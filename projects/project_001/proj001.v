==> flow/design.v <==
module dff (
  input rst_n, clock,
  input d,
  output reg q,
  output q_n
);
  always @(posedge clock )
    if( !rst_n )
      q <= 0;
    else
      q <= d;
  assign q_n = ~q;
endmodule
module dff_4bit (
  input rst_n, clock,
  input [3:0] D,
  output [3:0] Q
);
  wire [3:0] q_bar;
  dff U0 ( rst_n, clock, D[0], Q[0], q_bar[0] );
  dff U1 ( rst_n, clock, D[1], Q[1], q_bar[1] );
  dff U2 ( rst_n, clock, D[2], Q[2], q_bar[2] );
  dff U3 ( rst_n, clock, D[3], Q[3], q_bar[3] );
endmodule
module mux21 (
  input sel, in_0, in_1,
  output f
);
  assign f = sel ? in_1 : in_0;
endmodule
module mux21_4bit (
  input sel,
  input [3:0] in_0, in_1,
  output [3:0] f
);
  mux21 U0 ( sel, in_0[0], in_1[0], f[0] );
  mux21 U1 ( sel, in_0[1], in_1[1], f[1] );
  mux21 U2 ( sel, in_0[2], in_1[2], f[2] );
  mux21 U3 ( sel, in_0[3], in_1[3], f[3] );
endmodule
module bit_adder(
	input a, b, cin,
	output sum, cout
);
	assign cout = (cin & a) | (cin & b) | (a & b);
	assign sum = cin ^ a ^ b;
endmodule
module hw6_q1b (
	input [3:0] A,
	input [3:0] B,
	input [3:0] C,
	input [3:0] D,
	output [4:0] F
);
	wire [4:0] ApB, CpD;
	wire [3:0] ApBcout, CpDcout;
	bit_adder ApB0(.a(A[0]), .b(B[0]), .cin(1'b0), .sum(ApB[0]), .cout(ApBcout[0]));
	bit_adder ApB1(.a(A[1]), .b(B[1]), .cin(ApBcout[0]), .sum(ApB[1]), .cout(ApBcout[1]));
	bit_adder ApB2(.a(A[2]), .b(B[2]), .cin(ApBcout[1]), .sum(ApB[2]), .cout(ApBcout[2]));
	bit_adder ApB3(.a(A[3]), .b(B[3]), .cin(ApBcout[2]), .sum(ApB[3]), .cout(ApBcout[3]));
	assign ApB[4] = ApBcout[3];
	bit_adder CpD0(.a(C[0]), .b(D[0]), .cin(1'b0), .sum(CpD[0]), .cout(CpDcout[0]));
	bit_adder CpD1(.a(C[1]), .b(D[1]), .cin(CpDcout[0]), .sum(CpD[1]), .cout(CpDcout[1]));
	bit_adder CpD2(.a(C[2]), .b(D[2]), .cin(CpDcout[1]), .sum(CpD[2]), .cout(CpDcout[2]));
	bit_adder CpD3(.a(C[3]), .b(D[3]), .cin(CpDcout[2]), .sum(CpD[3]), .cout(CpDcout[3]));
	assign CpD[4] = CpDcout[3];
	wire [4:0] Fcout;
	bit_adder F0(.a(ApB[0]), .b(~CpD[0]), .cin(1'b1), .sum(F[0]), .cout(Fcout[0]));
	bit_adder F1(.a(ApB[1]), .b(~CpD[1]), .cin(Fcout[0]), .sum(F[1]), .cout(Fcout[1]));
	bit_adder F2(.a(ApB[2]), .b(~CpD[2]), .cin(Fcout[1]), .sum(F[2]), .cout(Fcout[2]));
	bit_adder F3(.a(ApB[3]), .b(~CpD[3]), .cin(Fcout[2]), .sum(F[3]), .cout(Fcout[3]));
	bit_adder F4(.a(ApB[4]), .b(~CpD[4]), .cin(Fcout[3]), .sum(F[4]), .cout(Fcout[4]));
endmodule
module proj001 (
	input rst_n, clock,
	input [3:0] d_in,
	input [1:0] op,
	input capture,
	output [4:0] result,
	output valid
);
	wire [3:0] dA, dB, dC, dD;
	wire	   vA, vB, vC, vD;
	wire rst_n_int;
	wire valid_pre;
	wire valid_delay;
	regV4 UA (
	.data_in(d_in), .capture({~op[1], ~op[0], capture}), .rst_n(rst_n_int), .clock(clock), .valid_out(vA), .data_out(dA));
	regV4 UB (
	.data_in(d_in), .capture({~op[1], op[0], capture}), .rst_n(rst_n_int), .clock(clock), .valid_out(vB), .data_out(dB));
	regV4 UC (
	.data_in(d_in), .capture({op[1], ~op[0], capture}), .rst_n(rst_n_int), .clock(clock), .valid_out(vC), .data_out(dC));
	regV4 UD (
	.data_in(d_in), .capture({op[1], op[0], capture}), .rst_n(rst_n_int), .clock(clock), .valid_out(vD), .data_out(dD));
	hw6_q1b Ucalc (
	.A(dA), .B(dB), .C(dC), .D(dD), .F(result));
	assign valid_pre = vA & vB & vC & vD;
	dff Uvdelay (
	.rst_n(rst_n_int), .clock(clock), .d(valid_pre), .q(valid_delay));
	assign rst_n_int = ~valid_delay & rst_n;
	assign valid = valid_delay;
endmodule
module regV4 (
	input [3:0] data_in,
	input [2:0] capture,
	input rst_n, clock,
	output valid_out,
	output [3:0] data_out
);
	wire [3:0] data_d;
	wire valid_d;
	wire cap_and;
	assign cap_and = capture[2] & capture[1] & capture[0];
	mux21_4bit Umux4 (
	.sel(cap_and), .in_0(data_out), .in_1(data_in), .f(data_d));
	dff_4bit Udff4 (
	.rst_n(rst_n), .clock(clock), .D(data_d), .Q(data_out));
	mux21 Umux1 (
	.sel(cap_and), .in_0(valid_out), .in_1(1'b1), .f(valid_d));
	dff Udff1 (
	.rst_n(rst_n), .clock(clock), .d(valid_d), .q(valid_out));
endmodule
Tool chain data of proj001
The steps from the RTL of proj001 to its reports follow in flow order.
Line numbers count from 1 in the design file above.
Operators: Yosys type, input widths -> output width; for muxes data width and select width s.
Cell names lack the library's common part.
The mark - stands for no value.
- top module: proj001
- clock: clock
- cell library: sky130hd
- timing corner: tt_025C_1v80

Word-level counts
Counts by Yosys on the flattened word-level netlist (proc, flatten, opt, wreduce; memories kept). Register bits leave out memories and registers merged into their read ports (data or address); mux counts leave out enables and synchronous resets folded into registers. Print and check cells are left out. Cells with the same type and inputs are merged into one.
- register bits after elaboration: 21
- noted bits of input ports: 9
- output and inout bits: 6
- cells after elaboration: 115
- bitwise operators at 94
- operator list (operator ; number):
    $and 1x1->1 ; 42
    $xor 1x1->1 ; 23
    $or 1x1->1 ; 20
    $not 1->1 ; 9

Depth
Depth = most cells in a row (Yosys ltp): at word level without a register or memory, in the mapped netlist without a sequential cell, where the memories' decode and read muxes count.
- depth after elaboration at 15
- noted ABC_AREA: 1
- gate-level depth with buffers: 11
- depth with buffers taken out: 10

Netlist
Source: synth_stat.txt of the flow (Yosys; design flattened, memories mapped). It holds for the ABC_AREA given above (unset counts as 0); a run with the other value may have another netlist.
- cell types (cell ; number ; area in all (µm²)):
    dfxtp_1 ; 21 ; 420.403
    fa_1 ; 9 ; 180.173
    nand2_1 ; 33 ; 123.869
    inv_1 ; 32 ; 120.115
    nor2_1 ; 29 ; 108.854
    buf_4 ; 6 ; 45.043
    ha_1 ; 3 ; 37.536
    a21oi_1 ; 7 ; 35.034
    nand3_1 ; 6 ; 30.029
    nand3_2 ; 2 ; 20.019
    nor2_8 ; 1 ; 20.019
    nand3_4 ; 1 ; 17.517
    buf_6 ; 1 ; 11.261
    xnor2_1 ; 1 ; 8.758
    xor2_1 ; 1 ; 8.758
    nor2_2 ; 1 ; 6.256
- noted mapped cells: 154
- noted synthesis area: 1193.6 µm²
- noted sequential part of the area: 420.4 µm²
- flip-flops at 21
- buffers at 7

Worst setup path after synthesis
OpenSTA on the mapped netlist: ideal clock, no wires. The path of least setup slack (recovery checks aside). Input and output delay are each 20% of the period. Register names are those of the netlist, which keeps one name where synthesis merged equal registers.
- path kind: register -> output
- from: reg UC.Udff4.U0.q
- to: out result[4]
- clock period at 3.07 ns
- external output delay at 0.614 ns
- time at the first pin: 0.000 ns
- arrival time: 2.549 ns
- required time at 2.456 ns
- setup slack at -0.093 ns
- noted path delay: 2.549 ns
- stages: 11
- path buffers at 1
- noted synthesis period reached: 3.163 ns
"path delay" is the arrival time less input delay plus setup time.
At an output port there is no setup time.
"stages" counts driving pins, that of a launching flip-flop among them; a cell with two outputs on the path counts twice.
"synthesis period reached" = period - worst setup slack (recovery checks aside). The figure is calculated, with input and output delays left at 20% of the set period.
The rows between start and end are the longest chain of elaborated cells between them; the timing report does not say that the signal goes this way. Where chains are equally long, one stands for them.
A line is the first line of the expression or statement that the cell stems from. Yosys adds cells for indexed reads and writes and turns some case tables into memories.
- cells stage by stage: dfxtp_1 -> ha_1 -> fa_1 -> fa_1 -> fa_1 -> inv_1 -> fa_1 -> xor2_1 -> nand2_1 -> nand2_1 -> buf_4
- cells in the longest elaborated chain at 15
- noted elaborated cells between the ends (all ways): 45
- RTL lines with such cells: 7
- those cells by class: logic: 45
- ends and longest elaborated chain, after synthesis (element ; line ; RTL):
    from (decl) ; 4 ; output reg q,
    from (assign) ; 9 ; q <= 0;
    from (assign) ; 11 ; q <= d;
    $xor 1x1->1 ; 46 ; assign sum = cin ^ a ^ b;
    $not 1->1 ; 68 ; bit_adder F0(.a(ApB[0]), .b(~CpD[0]), .cin(1'b1), .sum(F[0]), .cout(Fcout[0]));
    $or 1x1->1 x2 ; 45 ; assign cout = (cin & a) | (cin & b) | (a & b);
    $and 1x1->1 ; 45 ;
    $or 1x1->1 x2 ; 45 ;
    $and 1x1->1 ; 45 ;
    $or 1x1->1 x2 ; 45 ;
    $and 1x1->1 ; 45 ;
    $or 1x1->1 x2 ; 45 ;
    $xor 1x1->1 x2 ; 46 ;
    to (decl) ; 79 ; output [4:0] result,
Some nets on the timed path still bear RTL names; the line given drives or declares the net.
- nets with RTL names, path after synthesis (signal ; line):
    Ucalc.F4.sum ; 46

Path in the finished layout
Path of least setup slack in the final report of record 1 (OpenROAD, finished layout, wires in). Where an end is a register, its clock arrival counts in the times.
- path kind: register -> output
- from: reg UD.Udff4.U0.q
- to: out result[4]
- clock period at 2.19 ns
- external output delay at 0.44 ns
- time at the first pin: 0.30 ns
- arrival time: 2.82 ns
- required time at 1.75 ns
- setup slack at -1.07 ns
- stages: 11
- path buffers at 1
The rows between start and end are the longest chain of elaborated cells between them; the timing report does not say that the signal goes this way. Where chains are equally long, one stands for them.
- cells stage by stage: dfxtp_2 -> ha_4 -> fa_2 -> fa_2 -> fa_1 -> inv_2 -> fa_2 -> xor2_1 -> nand2_1 -> nand2_1 -> buf_2
- cells in the longest elaborated chain at 15
- noted elaborated cells between the ends (all ways): 45
- RTL lines with such cells: 7
- those cells by class: logic: 45
- ends and longest elaborated chain, post-layout (element ; line ; RTL):
    from (decl) ; 4 ; output reg q,
    from (assign) ; 9 ; q <= 0;
    from (assign) ; 11 ; q <= d;
    $xor 1x1->1 ; 46 ; assign sum = cin ^ a ^ b;
    $not 1->1 ; 68 ; bit_adder F0(.a(ApB[0]), .b(~CpD[0]), .cin(1'b1), .sum(F[0]), .cout(Fcout[0]));
    $or 1x1->1 x2 ; 45 ; assign cout = (cin & a) | (cin & b) | (a & b);
    $and 1x1->1 ; 45 ;
    $or 1x1->1 x2 ; 45 ;
    $and 1x1->1 ; 45 ;
    $or 1x1->1 x2 ; 45 ;
    $and 1x1->1 ; 45 ;
    $or 1x1->1 x2 ; 45 ;
    $xor 1x1->1 x2 ; 46 ;
    to (decl) ; 79 ; output [4:0] result,

# Flow runs of proj001

proj001 through Yosys and OpenROAD on sky130hd: 2 stored runs, unordered, with their settings and measured results. The constraints put input and output delay at 20% of the set period each and load the outputs with 0.01 pF.
"achieved period": clock period set for the run, less the worst setup slack. It is reckoned from that one timing run; input and output delays stay at 20% of the period that was set.
"worst setup path time" = time allowed to the worst setup path (clock period - input delay - output delay, where it has them) - its slack; a late launch clock adds to it, a late capture clock takes from it.
"total power of the final layout" rests on the timing tool's default activity at the inputs, not on a simulated workload.

Record 1

==> flow/run.sh <==
#!/bin/bash
# the make line also repeats the synthesis and layout settings of config.mk as NAME=value (left out here)
make -C /OpenROAD-flow-scripts/flow DESIGN_CONFIG=/design/flow/config.mk WORK_HOME=/design/flow/orfs CLKGATE_MAP_FILE= finish
==> flow/config.mk <==
export PLATFORM = sky130hd
export DESIGN_NAME = proj001
export DESIGN_NICKNAME = proj001
export VERILOG_FILES = /design/flow/design.v
export SDC_FILE = /design/flow/constraint.sdc
export NUM_CORES = 4
export LEC_CHECK = 0
export ABC_AREA = 1
export CAP_MARGIN = 20
export CORE_ASPECT_RATIO = 0.86
export CORE_MARGIN = 10
export CORE_UTILIZATION = 41
export CTS_CLUSTER_SIZE = 29
export GPL_ROUTABILITY_DRIVEN = 0
export MAX_ROUTING_LAYER = met4
export MIN_ROUTING_LAYER = met1
export PLACE_DENSITY_LB_ADDON = 0.26
export SETUP_SLACK_MARGIN = -0.11
export SLEW_MARGIN = 20
==> flow/constraint.sdc <==
create_clock -name core_clock -period 2.19 [get_ports {clock}]
set_input_delay 0.4380 -clock core_clock [delete_from_list [all_inputs] [get_ports {clock}]]
set_output_delay 0.4380 -clock core_clock [all_outputs]
set_load 0.01 [all_outputs]

Measured in record 1:
- noted the total power of the final layout: 0.0008452 W
- standard-cell area after layout at 1,401.3 µm²
- noted the synthesized cell area: 1,193.6 µm²
- noted the worst setup path time: 2.82 ns
- kind of the worst setup path: register -> output
- worst hold slack after layout at 0.455 ns
- worst setup slack after layout: -1.066 ns
- die outline area at 5,475.7 µm²
- noted the setup TNS: -2.969 ns
- achieved period at 3.256 ns
- noted the final utilization: 0.494

Record 2

==> flow/run.sh <==
#!/bin/bash
# the make line also repeats the synthesis and layout settings of config.mk as NAME=value (left out here)
make -C /OpenROAD-flow-scripts/flow DESIGN_CONFIG=/design/flow/config.mk WORK_HOME=/design/flow/orfs CLKGATE_MAP_FILE= finish
==> flow/config.mk <==
export PLATFORM = sky130hd
export DESIGN_NAME = proj001
export DESIGN_NICKNAME = proj001
export VERILOG_FILES = /design/flow/design.v
export SDC_FILE = /design/flow/constraint.sdc
export NUM_CORES = 4
export LEC_CHECK = 0
export ABC_AREA = 0
export CAP_MARGIN = 20
export CELL_PAD_IN_SITES_GLOBAL_PLACEMENT = 2
export CORE_ASPECT_RATIO = 1.45
export CORE_MARGIN = 2
export CORE_UTILIZATION = 18
export GPL_TIMING_DRIVEN = 1
export SETUP_SLACK_MARGIN = 0.76
export SLEW_MARGIN = 40
export TNS_END_PERCENT = 55
==> flow/constraint.sdc <==
create_clock -name core_clock -period 4.75 [get_ports {clock}]
set_input_delay 0.9500 -clock core_clock [delete_from_list [all_inputs] [get_ports {clock}]]
set_output_delay 0.9500 -clock core_clock [all_outputs]
set_load 0.01 [all_outputs]

Measured in record 2:
- noted the total power of the final layout: 0.0003707 W
- noted the final utilization: 0.218
- worst setup slack after layout: 0.910 ns
- noted the worst setup path time: 2.89 ns
- kind of the worst setup path: register -> output
- die outline area at 7,010.6 µm²
- achieved period at 3.840 ns
- noted the synthesized cell area: 1,142.3 µm²
- noted the setup TNS: 0.000 ns
- standard-cell area after layout at 1,367.6 µm²
- worst hold slack after layout at 0.455 ns
