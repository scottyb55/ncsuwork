==> flow/design.v <==
module size_count(
	input rst_n,
	input clock,
	input [31:0] size,
	input size_valid,
	input data_start,
	output reg last
);
reg flag;
reg[31:0] counter, capt;
always @ ( posedge clock ) begin
	if ( !rst_n ) begin
		last <= 1'b0;
		counter <= 6'b0;
	end
	else begin
		if (size_valid) begin
			capt[31:0] <= size[31:0];
		end
		if (data_start) begin
			flag <= 1'b1;
		end
		if (flag) begin		
			if (counter[31:0] < capt[31:0]) begin
				counter[31:0] = counter[31:0] + 1;
			end
		end
		if (counter[31:0] == capt[31:0]) begin
			last <= 1'b1;
			flag <= 1'b0;
		end
	end
end
endmodule
## Tool chain data of size_count

What the tools print for size_count, step after step.
Lines are those of the file above, counted from 1.
Operators: Yosys type, input widths -> output width; for muxes data width and select width s.
A cell with -- has no value.

- Design top: size_count
- Clock: clock
- Library: sky130hd
- Corner: tt_025C_1v80

## Elaborated design

Source: Yosys, flattened and elaborated, memories not mapped. Widths are those after wreduce. Registers that Yosys merges into a memory's read port (data or address) are not register bits. Print and check cells do not count. Equal cells are merged and count once.

- Eq/ne operators: 1
- Reductions and logical operators: 3
- Muxes and demuxes: 4
- Magnitude comparators: 1
- $add $sub $neg: 1

Operators by type and width:

| kind | count |
|---|---|
| $mux 32 | 3 |
| $add 32x1->32 const B | 1 |
| $lt 32x32->1 | 1 |
| $eq 32x32->1 | 1 |
| $reduce_and 2->1 | 2 |
| $reduce_bool 2->1 | 1 |
| $mux 1 | 1 |

- Elaborated cells: 14
- Register bits after elaboration: 66
- Input bits: 36

## Depth

Longest topological path by Yosys (ltp), each cell counted once; first at word level (registers and memories cut), then after technology mapping (sequential cells cut; the memories' decode and read muxes count).

- Word-level depth: 7
- ABC_AREA: 0
- Mapped depth: 14
- Depth with buffers taken out: 12

## After synthesis

The flow's flattened synthesis, as Yosys stat reports it; memories are mapped. The netlist is that of the ABC_AREA named above (0 if unset); the other value can give another one.
The area totals of this step are shown rounded.

- Mapped flip-flops: 66
- Chip area (Yosys): 4938 µm²
- Cell count: 534

Cell types:

| type | count | area in all (µm²) |
|---|---|---|
| sky130_fd_sc_hd__edfxtp_1 | 33 | 990.95 |
| sky130_fd_sc_hd__dfxtp_1 | 33 | 660.634 |
| sky130_fd_sc_hd__ha_1 | 32 | 400.384 |
| sky130_fd_sc_hd__xnor2_1 | 44 | 385.37 |
| sky130_fd_sc_hd__and2_1 | 27 | 168.912 |
| sky130_fd_sc_hd__inv_1 | 36 | 135.13 |
| sky130_fd_sc_hd__nand3_1 | 26 | 130.125 |
| sky130_fd_sc_hd__nand2_1 | 34 | 127.622 |
| sky130_fd_sc_hd__xor2_1 | 14 | 122.618 |
| sky130_fd_sc_hd__and3_1 | 18 | 112.608 |
| sky130_fd_sc_hd__nand4_1 | 17 | 106.352 |
| sky130_fd_sc_hd__a21oi_1 | 20 | 100.096 |
| sky130_fd_sc_hd__nor2_1 | 21 | 78.826 |
| sky130_fd_sc_hd__a31oi_1 | 12 | 75.072 |
| sky130_fd_sc_hd__a2111oi_0 | 7 | 61.309 |
| sky130_fd_sc_hd__a211oi_1 | 8 | 60.058 |
| sky130_fd_sc_hd__nor2b_1 | 9 | 56.304 |
| sky130_fd_sc_hd__a2111oi_4 | 2 | 55.053 |

Not listed: further types 58, cells in them 141.

## Worst setup path after synthesis

Source: OpenSTA report_checks on the synthesized netlist (no wires, ideal clock, input and output delay 20% of the period each), path of least setup slack; recovery checks are left aside. Register names are those of the netlist, which keeps one name where synthesis merged equal registers.

- Kind: register -> register
- From: register capt[6]
- To: register flag
- Period: 4.42 ns
- Setup time: 0.334 ns
- Launch time at the first pin: 0.000 ns
- Stages: 13
- Path delay: 3.585 ns
- Slack: 0.835 ns
- Data arrival time: 3.251 ns
- Synthesis period reached: 3.585 ns

"path delay" = arrival - input delay + setup time.
"stages" counts driving pins, that of a launching flip-flop among them; a cell with two outputs on the path counts twice.
"synthesis period reached" = period - worst setup slack (recovery checks aside). The figure is calculated, with input and output delays left at 20% of the set period.
The rows between start and end are the longest chain of elaborated cells between them; the timing report does not say that the signal goes this way. Where chains are equally long, one stands for them.
A line is the first line of the expression or statement that the cell stems from. Yosys adds cells for indexed reads and writes and turns some case tables into memories.

- Cell sequence: sky130_fd_sc_hd__edfxtp_1 sky130_fd_sc_hd__inv_1 sky130_fd_sc_hd__ha_1 sky130_fd_sc_hd__a21o_1 sky130_fd_sc_hd__a221oi_2 sky130_fd_sc_hd__o21a_2 sky130_fd_sc_hd__o21ai_4 sky130_fd_sc_hd__buf_6 sky130_fd_sc_hd__a2111oi_0 sky130_fd_sc_hd__mux2i_1 sky130_fd_sc_hd__nor4b_1 sky130_fd_sc_hd__nand4_1 sky130_fd_sc_hd__o41ai_1
- Cells in the longest elaborated chain: 7
- Elaborated cells on any way between the ends: 7
- Those cells by class: compare: 1; eq/ne: 1; mux: 3; reduce/logical: 2

Ends and longest elaborated chain, post-synthesis:

| item | RTL line | source |
|---|---|---|
| from (decl) | 10 | `reg[31:0] counter, capt;` |
| from (assign) | 18 | `capt[31:0] <= size[31:0];` |
| $lt 32x32->1 | 24 | `if (counter[31:0] < capt[31:0]) begin` |
| $mux 32 | 24 |  |
| $mux 32 | 23 | `if (flag) begin` |
| $mux 32 | 12 | `if ( !rst_n ) begin` |
| $eq 32x32->1 | 28 | `if (counter[31:0] == capt[31:0]) begin` |
| $reduce_bool 2->1 | -- |  |
| $reduce_and 2->1 | -- |  |
| to (assign) | 21 | `flag <= 1'b1;` |
| to (assign) | 30 | `flag <= 1'b0;` |
| to (decl) | 9 | `reg flag;` |

## Timing after layout

Path of least setup slack in the final report of flow run 1 (OpenROAD, finished layout, wires in). Where an end is a register, its clock arrival counts in the times.

- Kind: register -> register
- From: register capt[14]
- To: register flag
- Slack: 1.45 ns
- Data arrival time: 4.40 ns
- Stages: 12
- Period: 5.84 ns
- Launch time at the first pin: 0.34 ns
- Setup time: 0.33 ns

The rows between start and end are the longest chain of elaborated cells between them; the timing report does not say that the signal goes this way. Where chains are equally long, one stands for them.

- Cell sequence: sky130_fd_sc_hd__edfxtp_1 sky130_fd_sc_hd__inv_1 sky130_fd_sc_hd__ha_1 sky130_fd_sc_hd__a21oi_1 sky130_fd_sc_hd__nand2_1 sky130_fd_sc_hd__a221oi_2 sky130_fd_sc_hd__o21ai_4 sky130_fd_sc_hd__a2111oi_1 sky130_fd_sc_hd__xnor2_1 sky130_fd_sc_hd__o22ai_1 sky130_fd_sc_hd__or4_1 sky130_fd_sc_hd__o41ai_1
- Cells in the longest elaborated chain: 7
- Elaborated cells on any way between the ends: 7
- Those cells by class: compare: 1; eq/ne: 1; mux: 3; reduce/logical: 2

Ends and longest elaborated chain, post-layout:

| item | RTL line | source |
|---|---|---|
| from (decl) | 10 | `reg[31:0] counter, capt;` |
| from (assign) | 18 | `capt[31:0] <= size[31:0];` |
| $lt 32x32->1 | 24 | `if (counter[31:0] < capt[31:0]) begin` |
| $mux 32 | 24 |  |
| $mux 32 | 23 | `if (flag) begin` |
| $mux 32 | 12 | `if ( !rst_n ) begin` |
| $eq 32x32->1 | 28 | `if (counter[31:0] == capt[31:0]) begin` |
| $reduce_bool 2->1 | -- |  |
| $reduce_and 2->1 | -- |  |
| to (assign) | 21 | `flag <= 1'b1;` |
| to (assign) | 30 | `flag <= 1'b0;` |
| to (decl) | 9 | `reg flag;` |

Ticket comment

Below are 2 stored runs of the flow (Yosys, OpenROAD; platform sky130hd) on size_count, each with its settings and what was measured, unordered. Constraints: input delay and output delay 20% of the set period each, output load 0.01 pF.
"clock period achieved" means the clock period less the worst setup slack. The figure is calculated, with input and output delays left at 20% of the set period.
"time used up by the worst setup path" means the part of the period allowed to the worst setup path (the constraints hold back 20% at inputs and 20% at outputs) less its slack; where the path has registers, the arrival times of their clocks count too.
Results are given in rounded form.

### Flow run 1

Settings: `period_ns=5.84`, `CORE_UTILIZATION=57`, `SETUP_SLACK_MARGIN=1.23`, `PLACE_DENSITY_LB_ADDON=0.21`, `CORE_ASPECT_RATIO=0.76`, `TNS_END_PERCENT=10`, `GPL_TIMING_DRIVEN=1`, `CTS_CLUSTER_SIZE=12`, `CTS_CLUSTER_DIAMETER=61`, `MAX_ROUTING_LAYER=met5`, `CAP_MARGIN=20`, `CORE_MARGIN=2`, `SLEW_MARGIN=20`

- Die size: 9432 µm²
- Clock period achieved: 4.387 ns
- Area of the synthesized netlist: 4938 µm²
- Time used up by the worst setup path: 4.39 ns
- Worst setup path kind: register -> register
- Standard-cell area after routing: 5730 µm²
- Setup slack of the critical path: 1.453 ns

### Flow run 2

Settings: `period_ns=6.68`, `CORE_UTILIZATION=21`, `PLACE_DENSITY_LB_ADDON=0.28`, `CORE_MARGIN=9`, `TNS_END_PERCENT=40`, `CAP_MARGIN=15`, `SLEW_MARGIN=25`

- Die size: 29360 µm²
- Clock period achieved: 4.668 ns
- Area of the synthesized netlist: 4938 µm²
- Time used up by the worst setup path: 4.67 ns
- Worst setup path kind: register -> register
- Standard-cell area after routing: 5902 µm²
- Setup slack of the critical path: 2.012 ns
